==> flow/design.v <==
`timescale 1ns / 1ps
module pb_debouncer
#(
	parameter COUNTER_WIDTH = 16
)(
	input clk,
	input rst,
	input pb,
	output reg pb_state,
	output reg pb_negedge,
	output reg pb_posedge
);
	localparam PB_IDLE   = 3'b000;
	localparam PB_COUNT  = 3'b001;
	localparam PB_PE     = 3'b010;
	localparam PB_STABLE = 3'b011;
	localparam PB_NE     = 3'b100;
	localparam COUNTER_MSB = COUNTER_WIDTH - 1;
	reg [2:0] button_state, button_state_next = PB_IDLE;
	reg [COUNTER_MSB:0] pb_cnt, pb_cnt_next;
	reg [1:0] pb_sync_sr;  
	wire pb_sync = pb_sync_sr[0];
	wire pb_cnt_max = &pb_cnt;
	always @(posedge clk)
		pb_sync_sr <= {pb, pb_sync_sr[1]};
	always @(*) begin
		button_state_next = button_state;
		case (button_state)
		PB_IDLE:
			if (pb_sync == 1'b1)
				button_state_next = PB_COUNT;
		PB_COUNT:
			if (pb_sync == 1'b0)
				button_state_next = PB_IDLE;
			else if (pb_cnt_max == 1'b1)
				button_state_next = PB_PE;
		PB_PE:
			button_state_next = PB_STABLE;
		PB_STABLE:
			if (pb_sync == 1'b0)
				button_state_next = PB_NE;
		PB_NE:
			button_state_next = PB_IDLE;
		default:
			button_state_next = PB_IDLE;
		endcase
	end
	always @(*) begin
		pb_state = 1'b0;
		pb_negedge = 1'b0;
		pb_posedge = 1'b0;
		pb_cnt_next = 'd0;
		case (button_state)
		PB_STABLE:
			pb_state = 1'b1;
		PB_COUNT:
			pb_cnt_next = pb_cnt + 'd1;
		PB_PE: begin
			pb_state = 1'b1;
			pb_posedge = 1'b1;
		end
		PB_NE:
			pb_negedge = 1'b1;
		endcase
	end
	always @(posedge clk)
		if (rst)
			button_state <= PB_IDLE;
		else
			button_state <= button_state_next;
	always @(posedge clk)
		if (rst)
			pb_cnt <= 'd0;
		else
			pb_cnt <= pb_cnt_next;
endmodule
### From RTL to reports: pb_debouncer

Tool output for the design above, in the order of the flow.
Lines are those of the file above, counted from 1.
Operators: Yosys type, input widths -> output width; for muxes data width and select width s.
Cell names lack the library's common part.
A cell with -- has no value.

| inputs | value |
|---|---|
| top module | pb_debouncer |
| clock port | clk |
| cell library | sky130hd |
| library corner | tt_025C_1v80 |

### Word-level counts

Source: Yosys, flattened and elaborated, memories not mapped. Widths are those after wreduce. Registers that Yosys merges into a memory's read port (data or address) are not register bits. Print and check cells do not count. Equal cells are merged and count once.

| word-level totals | value |
|---|---|
| output and inout bits | 3 |
| register bits | 21 |

| operators by class | value |
|---|---|
| muxes and demuxes | 8 |
| bitwise gates (word level) | 1 |
| equality and inequality tests | 7 |
| $add $sub $neg | 1 |
| reductions and logical operators | 5 |

Operators by type and width:

| operator | count |
|---|---|
| $add 16x1->16 const B | 1 |
| $reduce_and 16->1 | 1 |
| $pmux 3 s4 | 1 |
| $mux 3 | 4 |
| $eq 3x2->1 const B | 2 |
| $ne 2x2->1 const B | 2 |
| $reduce_or 2->1 | 2 |
| $eq 3x1->1 const B | 1 |
| $eq 3x3->1 const B | 1 |
| $ne 3x3->1 const B | 1 |
| $logic_not 3->1 | 1 |
| $reduce_and 3->1 | 1 |
| $mux 1 | 3 |
| $not 1->1 | 1 |

### Logic depth

Yosys ltp: most cells in a row. Word level: on the elaborated netlist, between registers, memories and ports. Mapped: between sequential cells and ports; inverters and the memories' decode and read muxes count.

| depth | value |
|---|---|
| depth after elaboration | 4 |
| ABC_AREA | 0 |
| depth in mapped cells | 4 |

### Synthesis result

The flow's flattened synthesis, as Yosys stat reports it; memories are mapped. The netlist is that of the ABC_AREA named above (0 if unset); the other value can give another one.
The area totals of this step are shown rounded.

| mapped netlist | value |
|---|---|
| synthesis area | 0.0009759 mm2 |
| mapped cells | 106 |
| flip-flop cells | 23 |

Cell types:

| type | count |
|---|---|
| dfxtp_1 | 23 |
| mux2i_1 | 5 |
| nand4_4 | 2 |
| nand2_1 | 11 |
| a21oi_1 | 7 |
| nand2b_1 | 5 |
| nor4_1 | 5 |
| nand3_1 | 6 |
| nor2_1 | 7 |
| o21ai_0 | 5 |
| o31ai_1 | 3 |
| or4_1 | 3 |
| nand4_1 | 3 |
| xor2_1 | 2 |
| and2_1 | 2 |
| and3_1 | 2 |
| ha_1 | 1 |
| or3_1 | 2 |

Other cell types: 10; their cells: 12.

### Path before layout

OpenSTA on the mapped netlist: ideal clock, no wires. The path of least setup slack (recovery checks aside). Input and output delay are each 20% of the period. Register names are those of the netlist, which keeps one name where synthesis merged equal registers.

| path post-synthesis | value |
|---|---|
| path kind | flip-flop to flip-flop |
| from | register pb_cnt[0] |
| to | register pb_cnt[10] |
| arrival time | 1328 ps |
| slack | 622 ps |
| setup time | 71 ps |
| stages | 5 |
| data required time | 1949 ps |
| buffers on the path | 0 |
| clock period | 2020 ps |
| delay of the path | 1399 ps |
| period reached after synthesis | 1398 ps |

"delay of the path" = arrival - input delay + setup time.
"stages" counts driving pins, that of a launching flip-flop among them; a cell with two outputs on the path counts twice.
"period reached after synthesis" = period - worst setup slack (recovery checks aside). The figure is calculated, with input and output delays left at 20% of the set period.
The rows between start and end are the longest chain of elaborated cells between them; the timing report does not say that the signal goes this way. Where chains are equally long, one stands for them.
Each line given opens the expression or statement behind the cell; cells for indexed reads and writes are added by Yosys, which also makes memories of some case tables.

| between the ends, post-synthesis | value |
|---|---|
| cell sequence | dfxtp_1 > ha_1 > nand4_4 > or4_1 > a21oi_1 |
| cells in the longest elaborated chain | 1 |
| elaborated cells on any way between the ends | 1 |
| source lines of those cells | 1 |

RTL lines, path post-synthesis:

| element | line | text |
|---|---|---|
| start: declaration | 20 | `reg [COUNTER_MSB:0] pb_cnt, pb_cnt_next;` |
| start: assignment | 73 | `pb_cnt <= 'd0;` |
| start: assignment | 75 | `pb_cnt <= pb_cnt_next;` |
| $add 16x1->16 | 57 | `pb_cnt_next = pb_cnt + 'd1;` |
| end: assignment | 73 |  |
| end: assignment | 75 |  |
| end: declaration | 20 |  |

==> runs of pb_debouncer <==
Settings of 2 stored flow runs for module pb_debouncer (sky130hd), not sorted in any way. The constraints put input and output delay at 20% of the set period each and load the outputs with 0.01 pF.
A setting shown as n/a is not set for that run.

| run | period_ns | CORE_UTILIZATION | SETUP_SLACK_MARGIN | PLACE_DENSITY_LB_ADDON | CORE_MARGIN | CELL_PAD_IN_SITES_GLOBAL_PLACEMENT | GPL_TIMING_DRIVEN | CTS_CLUSTER_SIZE | SLEW_MARGIN | MIN_ROUTING_LAYER | CAP_MARGIN | CELL_PAD_IN_SITES_DETAIL_PLACEMENT | CTS_CLUSTER_DIAMETER | MAX_ROUTING_LAYER |
|---|---|---|---|---|---|---|---|---|---|---|---|---|---|---|
| run A | 0.93 | 63 | 0.07 | 0.28 | 6 | 1 | 0 | 55 | 15 | met1 | 20 | n/a | n/a | n/a |
| run B | 0.938 | 72 | 0.26 | n/a | 5 | 1 | n/a | n/a | 20 | n/a | 20 | 1 | 263 | met4 |

Run A: no final report: placement broke off with FLW-0024
Run B: no final report: placement broke off with GPL-0301
